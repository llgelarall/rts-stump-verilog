==> flow/design.v <==
module MISR #(parameter MISR_Size = 32) (
    input wire clk,
    input wire internalRst,
    input wire MISR_En,
    input wire [MISR_Size-1:0] MISR_Poly,
    input wire [MISR_Size-1:0] MISR_Seed,
    input wire [MISR_Size-1:0] input_data,
    output reg [MISR_Size-1:0] MISR_Out
);
  always @(posedge clk) begin
    if (internalRst)
      MISR_Out <= MISR_Seed;
    else if(MISR_En)
      MISR_Out <= input_data ^ ({MISR_Size{MISR_Out[0]}} & MISR_Poly) ^ {1'b0, MISR_Out[MISR_Size-1:1]};
  end
endmodule
### Reports on MISR

Tool output for the design above, in the order of the flow.
Line numbers count from 1 in the design file above.
Operators carry their Yosys type and port widths (W data, S select, Z words).
Library cell names are shortened.
A cell with n/a has no value.

* top: MISR
* clock port: clk
* standard-cell library: sky130hd
* corner: tt_025C_1v80

### Elaborated design

Source: Yosys, flattened and elaborated, memories not mapped. Widths are those after wreduce. Registers that Yosys merges into a memory's read port (data or address) are not register bits. Print and check cells do not count. Equal cells are merged and count once.

* multiply operators: 0
* bitwise gates (word level): 3
* shift operators: 0
* magnitude comparators: 0
* multiplexer cells: 2
* equal/unequal tests: 0
* add/subtract/negate cells: 0
* div/mod/pow operators: 0
* reduce/logical cells: 1

Operators with widths (number)
* $mux W32: 2
* $xor A32 B31 Y32: 1
* $and A32 B32 Y32: 1
* $xor A32 B32 Y32: 1
* $reduce_bool A2 Y1: 1

* bits in read-only memories: 0
* input bits: 99
* register bits after elaboration: 32
* bits in latches: 0
* clocked read ports x word width: 0
* RAM bits: 0
* memory cells: 0

### Depth

Yosys ltp: most cells in a row. Word level: on the elaborated netlist, between registers, memories and ports. Mapped: between sequential cells and ports; inverters and the memories' decode and read muxes count.

* depth in word-level cells: 5
* ABC_AREA: 0
* gate-level depth with buffers: 4
* gate-level depth less buffers: 3

### Mapped cells and area

The flow's flattened synthesis, as Yosys stat reports it; memories are mapped. The netlist is that of the ABC_AREA named above (0 if unset); the other value can give another one.
Totals and module areas in this step are rounded.

Cells by type (number)
* edfxtp_1: 32
* xnor2_1: 62
* nand2_1: 64
* o21ai_1: 30
* buf_6: 3
* buf_2: 3
* clkbuf_1: 3
* o21ai_0: 2
* xor2_1: 1
* buf_4: 1
* or2_2: 1

* chip area (Yosys): 1990 um2
* standard cells after synthesis: 202
* buffer cells: 10
* flip-flops: 32

### Path before layout

Source: OpenSTA report_checks on the synthesized netlist (no wires, ideal clock, input and output delay 20% of the period each), path of least setup slack; recovery checks are left aside. Register names are those of the netlist, which keeps one name where synthesis merged equal registers.

* path kind: input to register
* from: in internalRst
* to: reg MISR_Out[0]
* required time: 2.561 ns
* stages: 2
* setup slack: 1.324 ns
* arrival: 1.236 ns
* path buffers: 1
* delay of the path: 0.987 ns
* setup time: 0.329 ns
* clock period: 2.89 ns
* external input delay: 0.578 ns
* launch time at the first pin: 0.578 ns
* period reached after synthesis: 1.566 ns

"delay of the path" = arrival - input delay + setup time.
"stages": output pins that drive a net of the path, with the launching flip-flop's if there is one; two outputs of one cell count as two.
"period reached after synthesis" = period - worst setup slack (recovery checks aside). The figure is calculated, with input and output delays left at 20% of the set period.
Between the ends stands the longest chain of elaborated cells between them, by number of cells; it is not shown to be the way that was timed. Of several equally long chains one is given.
Each line given opens the expression or statement behind the cell; cells for indexed reads and writes are added by Yosys, which also makes memories of some case tables.
The path ends at the enable pin of a flip-flop; only ways to that pin are counted.

* cells stage by stage: buf_4 or2_2
* length of the longest elaborated chain: 1

Ends and longest elaborated chain, after synthesis
* from (decl): RTL line 3 `input wire internalRst,`
* $reduce_bool A2 Y1
* to (assign): RTL line 12 `MISR_Out <= MISR_Seed;`
* to (assign): RTL line 14 `MISR_Out <= input_data ^ ({MISR_Size{MISR_Out[0]}} & MISR_Poly) ^ {1'b0, MISR_Out[MISR_Size-1:1]};`
* to (decl): RTL line 8 `output reg [MISR_Size-1:0] MISR_Out`

### Path in the finished layout

Path of least setup slack in the final report of flow run 1 (OpenROAD, finished layout, wires in). Where an end is a register, its clock arrival counts in the times.

* path kind: register to register
* from: reg MISR_Out[0]
* to: reg MISR_Out[17]
* setup slack: 0.07 ns
* stages: 6
* launch time at the first pin: 0.27 ns
* clock period: 1.45 ns
* path buffers: 2
* arrival: 1.38 ns
* required time: 1.45 ns
* setup time: 0.27 ns

Between the ends stands the longest chain of elaborated cells between them, by number of cells; it is not shown to be the way that was timed. Of several equally long chains one is given.

* cells stage by stage: edfxtp_1 buf_6 buf_12 nand2_2 xnor2_2 o21ai_1
* length of the longest elaborated chain: 5

Ends and longest elaborated chain, post-layout
* from (decl): RTL line 8 `output reg [MISR_Size-1:0] MISR_Out`
* from (assign): RTL line 12 `MISR_Out <= MISR_Seed;`
* from (assign): RTL line 14 `MISR_Out <= input_data ^ ({MISR_Size{MISR_Out[0]}} & MISR_Poly) ^ {1'b0, MISR_Out[MISR_Size-1:1]};`
* $and A32 B32 Y32: RTL line 14
* $xor A32 B32 Y32: RTL line 14
* $xor A32 B31 Y32: RTL line 14
* $mux W32: RTL line 13 `else if(MISR_En)`
* $mux W32: RTL line 11 `if (internalRst)`
* to (assign): RTL line 12
* to (assign): RTL line 14
* to (decl): RTL line 8

Memo
Re: implementation data of MISR

Flow measurements of MISR on sky130hd: 2 stored runs with different settings, listed in no order. Input and output delays are each 20% of the period that was set; the output load is 0.01 pF.
By "period reached" is meant the clock period of the run minus its worst setup slack. This is arithmetic on one report: input and output delays are still those of the set period (20% each).
"worst setup path time": the worst setup path's part of the clock period (all of it between registers, 20% less for each end at a port) less its slack. A launch clock that arrives late makes it longer, a capture clock that arrives late makes it shorter.
"total power after layout" rests on the timing tool's default activity at the inputs, not on a simulated workload.
The measured numbers are rounded.

### Flow run 1

==> flow/run.sh <==
#!/bin/bash
# the make line also repeats the synthesis and layout settings of config.mk as NAME=value (left out here)
make -C /OpenROAD-flow-scripts/flow DESIGN_CONFIG=/design/flow/config.mk WORK_HOME=/design/flow/orfs CLKGATE_MAP_FILE= finish
==> flow/config.mk <==
export PLATFORM = sky130hd
export DESIGN_NAME = MISR
export DESIGN_NICKNAME = MISR
export VERILOG_FILES = /design/flow/design.v
export SDC_FILE = /design/flow/constraint.sdc
export NUM_CORES = 4
export LEC_CHECK = 0
export ABC_AREA = 0
export CAP_MARGIN = 20
export CELL_PAD_IN_SITES_DETAIL_PLACEMENT = 2
export CORE_MARGIN = 2
export CORE_UTILIZATION = 26
export HOLD_SLACK_MARGIN = 0.27
export SETUP_SLACK_MARGIN = 0.34
export SLEW_MARGIN = 20
==> flow/constraint.sdc <==
create_clock -name core_clock -period 1.45 [get_ports {clk}]
set_input_delay 0.2900 -clock core_clock [delete_from_list [all_inputs] [get_ports {clk}]]
set_output_delay 0.2900 -clock core_clock [all_outputs]
set_load 0.01 [all_outputs]

Results of flow run 1:
- Chip area after synthesis (Yosys): 1,990 um2
- Die footprint: 8,360 um2
- Area of the standard cells in the finished layout: 3,980 um2
- Post-route utilization: 54.2 %
- Setup slack of the worst path: 0.071 ns
- Final setup TNS: 0.000 ns
- Worst hold slack: 0.548 ns
- Total power after layout: 3,880 µW
- Period reached: 1.379 ns
- Worst setup path time: 1.38 ns
- Worst setup path kind: register to register

### Flow run 2

==> flow/run.sh <==
#!/bin/bash
# the make line also repeats the synthesis and layout settings of config.mk as NAME=value (left out here)
make -C /OpenROAD-flow-scripts/flow DESIGN_CONFIG=/design/flow/config.mk WORK_HOME=/design/flow/orfs CLKGATE_MAP_FILE= finish
==> flow/config.mk <==
export PLATFORM = sky130hd
export DESIGN_NAME = MISR
export DESIGN_NICKNAME = MISR
export VERILOG_FILES = /design/flow/design.v
export SDC_FILE = /design/flow/constraint.sdc
export NUM_CORES = 4
export LEC_CHECK = 0
export CAP_MARGIN = 20
export CORE_MARGIN = 2
export CORE_UTILIZATION = 71
export SLEW_MARGIN = 20
==> flow/constraint.sdc <==
create_clock -name core_clock -period 1.52 [get_ports {clk}]
set_input_delay 0.3040 -clock core_clock [delete_from_list [all_inputs] [get_ports {clk}]]
set_output_delay 0.3040 -clock core_clock [all_outputs]
set_load 0.01 [all_outputs]

Outcome of flow run 2: no final report: placement broke off with GPL-0301
