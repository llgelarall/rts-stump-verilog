==> flow/design.v <==
module RTS_Controller #(
    parameter ShiftSize = 45,
    parameter numOfTstCycl = 45
) (
    input  clk,
    input  rstIn,
    output reg NbarT, rstOut, PRPG_En,
    output reg SRSG_En, SISA_En, MISR_En,
    output reg done
);
    reg [2:0] present_state, next_state;
    reg [10:0] shtCount;  
    reg shtCount_Rst, shtCount_En;
    reg [10:0] testVectorCount;  
    reg testCount_Rst, testCount_En;
    always @(posedge clk or posedge rstIn) begin
        if (rstIn)
            present_state <= 3'b000;
        else
            present_state <= next_state;
    end
    always @(present_state or shtCount) begin : Combinatorial
        NbarT = 1'b0;
        rstOut = 1'b0;
        MISR_En = 1'b0;
        PRPG_En = 1'b0;
        SRSG_En = 1'b0;
        done = 1'b0;
        SISA_En = 1'b0;
        shtCount_Rst = 1'b0;
        shtCount_En = 1'b0;
        testCount_Rst = 1'b0;
        testCount_En = 1'b0;
        case (present_state)
            3'b000 : begin
                next_state = 3'b001;
                rstOut = 1'b1;
                NbarT = 1'b1;
                testCount_Rst = 1'b1;
            end
            3'b001 : begin
                next_state = 3'b010;
                PRPG_En = 1'b1;
                shtCount_Rst = 1'b1;
            end
            3'b010 : begin
                next_state = (shtCount < ShiftSize - 1) ? 3'b010 : 3'b011;
                shtCount_En = 1'b1;
                SRSG_En = 1'b1;
                SISA_En = 1'b1;
                NbarT = 1'b1;
            end
            3'b011 : begin
                next_state = 3'b100;
                NbarT = 1'b0;
            end
            3'b100 : begin
                next_state = (testVectorCount < numOfTstCycl - 1) ? 3'b001 : 3'b101;
                testCount_En = 1'b1;
                MISR_En = 1'b1;
            end
            3'b101 : begin
                next_state = 3'b101;
                done = 1'b1;
            end
            default : next_state = 3'b000;
        endcase
    end
    always @(posedge clk) begin
        if (shtCount_Rst)
            shtCount <= 0;
        else if (shtCount_En)
            shtCount <= shtCount + 1;
    end
    always @(posedge clk) begin
        if (testCount_Rst)
            testVectorCount <= 0;
        else if (testCount_En)
            testVectorCount <= testVectorCount + 1;
    end
endmodule
From RTL to reports: RTS_Controller
The steps from the RTL of RTS_Controller to its reports follow in flow order.
Lines are those of the file above, counted from 1.
Cell names lack the library's common part.
A cell with -- has no value.

set-up
  top module = RTS_Controller
  clock port = clk
  library = sky130hd
  timing corner = tt_025C_1v80

Word-level counts
Counts by Yosys on the flattened word-level netlist (proc, flatten, opt, wreduce; memories kept). Register bits leave out memories and registers merged into their read ports (data or address); mux counts leave out enables and synchronous resets folded into registers. Print and check cells are left out. Cells with the same type and inputs are merged into one.

cells by class
  muxes and demuxes = 9
  eq/ne operators = 5
  order comparisons = 2
  add/sub/neg operators = 2
  reductions and logical operators = 2

operators by type and width
  cell                                                          count
  adder 11 x 1 -> 11 bit (second input constant)                2
  less-than comparator 11 x 6 -> 1 bit (second input constant)  2
  parallel mux 3 bit (select 6 bit)                             1
  two-way mux 1 bit                                             7
  == test 3 x 2 -> 1 bit (second input constant)                2
  == test 3 bit (second input constant)                         2
  == test 3 x 1 -> 1 bit (second input constant)                1
  logical NOT 3 bit                                             1
  two-way mux 3 bit                                             1
  OR reduction 2 bit                                            1

bit counts
  elaborated cells = 23
  input bits = 2
  output and inout bits = 7
  register bits = 25

Depth
Depth = most cells in a row (Yosys ltp): at word level without a register or memory, in the mapped netlist without a sequential cell, where the memories' decode and read muxes count.

logic depth
  depth after elaboration = 3
  ABC_AREA = 0
  gate-level depth with buffers = 4
  depth with buffers taken out = 4

Mapped cells and area
The flow's flattened synthesis, as Yosys stat reports it; memories are mapped. The netlist is that of the ABC_AREA named above (0 if unset); the other value can give another one.

synthesis totals
  mapped flip-flops = 28
  cell area after synthesis = 1229.9 um2
  cells in the netlist = 129
  sequential area = 591.8 um2

cell types
  type     count  total area (um2)
  dfxtp_1  22     440.422
  dfrtp_1  5      125.12
  or4_1    9      67.565
  a21oi_1  11     55.053
  o31ai_1  7      52.55
  nor2_1   12     45.043
  xnor2_1  4      35.034
  a21o_1   4      30.029
  dfstp_2  1      26.275
  inv_1    7      26.275
  nand2_1  7      26.275
  xor2_1   3      26.275
  ha_1     2      25.024
  or3_1    4      25.024
  buf_4    3      22.522
  mux2_2   2      22.522
  nand4_4  1      21.27
  mux2i_1  2      20.019

Other cell types: 12; their cells: 23.

Worst setup path after synthesis
Path of least setup slack by OpenSTA after synthesis, without wires, with an ideal clock, recovery checks aside; 20% of the period is set as input and as output delay. Where synthesis merged equal registers, the netlist keeps one of their names.

path after synthesis
  path type = reg2reg
  start point = reg present_state
  end point = reg shtCount[9]
  clock period = 1.38 ns
  path delay = 1.436 ns
  slack = -0.056 ns
  path buffers = 1
  arrival time = 1.315 ns
  stages = 5
  launch time at the first pin = 0.000 ns
  library setup time = 0.121 ns
  period reached after synthesis = 1.436 ns

"path delay" is the arrival time less input delay plus setup time.
"stages": output pins that drive a net of the path, with the launching flip-flop's if there is one; two outputs of one cell count as two.
"period reached after synthesis" is the clock period less the worst setup slack; recovery checks do not enter. This is arithmetic on one report: input and output delays are still those of the set period (20% each).
An end named without its bit number is one bit of that signal or, where synthesis recoded a state register, one of its new flip-flops.

between the ends, after synthesis
  path through = dfrtp_1 > buf_4 > nand4_2 > nor4_1 > mux2_2

RTL lines, path after synthesis
  element             line  text
  start: declaration  11    reg [2:0] present_state, next_state;
  start: assignment   18    present_state <= 3'b000;
  start: assignment   20    present_state <= next_state;
  end: assignment     71    shtCount <= 0;
  end: assignment     73    shtCount <= shtCount + 1;
  end: declaration    12    reg [10:0] shtCount;

No chain of elaborated cells between the ends is given.

Timing after layout
Path of least setup slack in the final report of run A (OpenROAD, finished layout, wires in). Where an end is a register, its clock arrival counts in the times.

path post-layout
  path type = reg2out
  start point = reg present_state
  end point = out MISR_En
  path buffers = 1
  output delay = 0.32 ns
  launch time at the first pin = 0.27 ns
  arrival time = 1.34 ns
  clock period = 1.58 ns
  stages = 2
  slack = -0.08 ns

An end named without its bit number is one bit of that signal or, where synthesis recoded a state register, one of its new flip-flops.

between the ends, post-layout
  path through = dfrtp_2 > clkdlybuf4s50_1

RTL lines, path post-layout
  element             line  text
  start: declaration  11    reg [2:0] present_state, next_state;
  start: assignment   18    present_state <= 3'b000;
  start: assignment   20    present_state <= next_state;
  end: declaration    8     output reg SRSG_En, SISA_En, MISR_En,

No chain of elaborated cells between the ends is given.

Stored flow runs of RTS_Controller (2 of them; Yosys, OpenROAD, sky130hd). They differ in their settings and are not a sequence. Constraints: input delay and output delay 20% of the set period each, output load 0.01 pF.
By "period reached" is meant the clock period of the run minus its worst setup slack. This is arithmetic on one report: input and output delays are still those of the set period (20% each).
"time used up by the worst setup path" = time allowed to the worst setup path (clock period - input delay - output delay, where it has them) - its slack; a late launch clock adds to it, a late capture clock takes from it.
"power consumption" is the tool's figure for a default switching activity; nothing was simulated.
Settings: -- = not set for that run.

item                                       run A    run B
period_ns                                  1.58     1.28
CORE_UTILIZATION                           16       24
SETUP_SLACK_MARGIN                         -0.14    -0.09
PLACE_DENSITY                              0.67     --
CORE_MARGIN                                8        3
CELL_PAD_IN_SITES_GLOBAL_PLACEMENT         1        --
GPL_TIMING_DRIVEN                          1        --
SLEW_MARGIN                                5        20
CAP_MARGIN                                 20       20
PLACE_DENSITY_LB_ADDON                     --       0.08
HOLD_SLACK_MARGIN                          --       0.17
CELL_PAD_IN_SITES_DETAIL_PLACEMENT         --       0
ABC_AREA                                   --       1
CTS_CLUSTER_SIZE                           --       32
MAX_ROUTING_LAYER                          --       met4
period reached (ns)                        1.657    1.292
total negative slack (ns)                  -0.089   -0.024
time used up by the worst setup path (ns)  1.34     1.04
critical path type                         reg2out  reg2out
post-route utilization (%)                 20.2     30.1
synthesis area (um2)                       1229.9   1365.1
power consumption (uW)                     1337     1528
full die area (um2)                        10748.5  6628.4
worst setup slack after layout (ns)        -0.077   -0.012
standard-cell area after routing (um2)     1531.5   1594.0
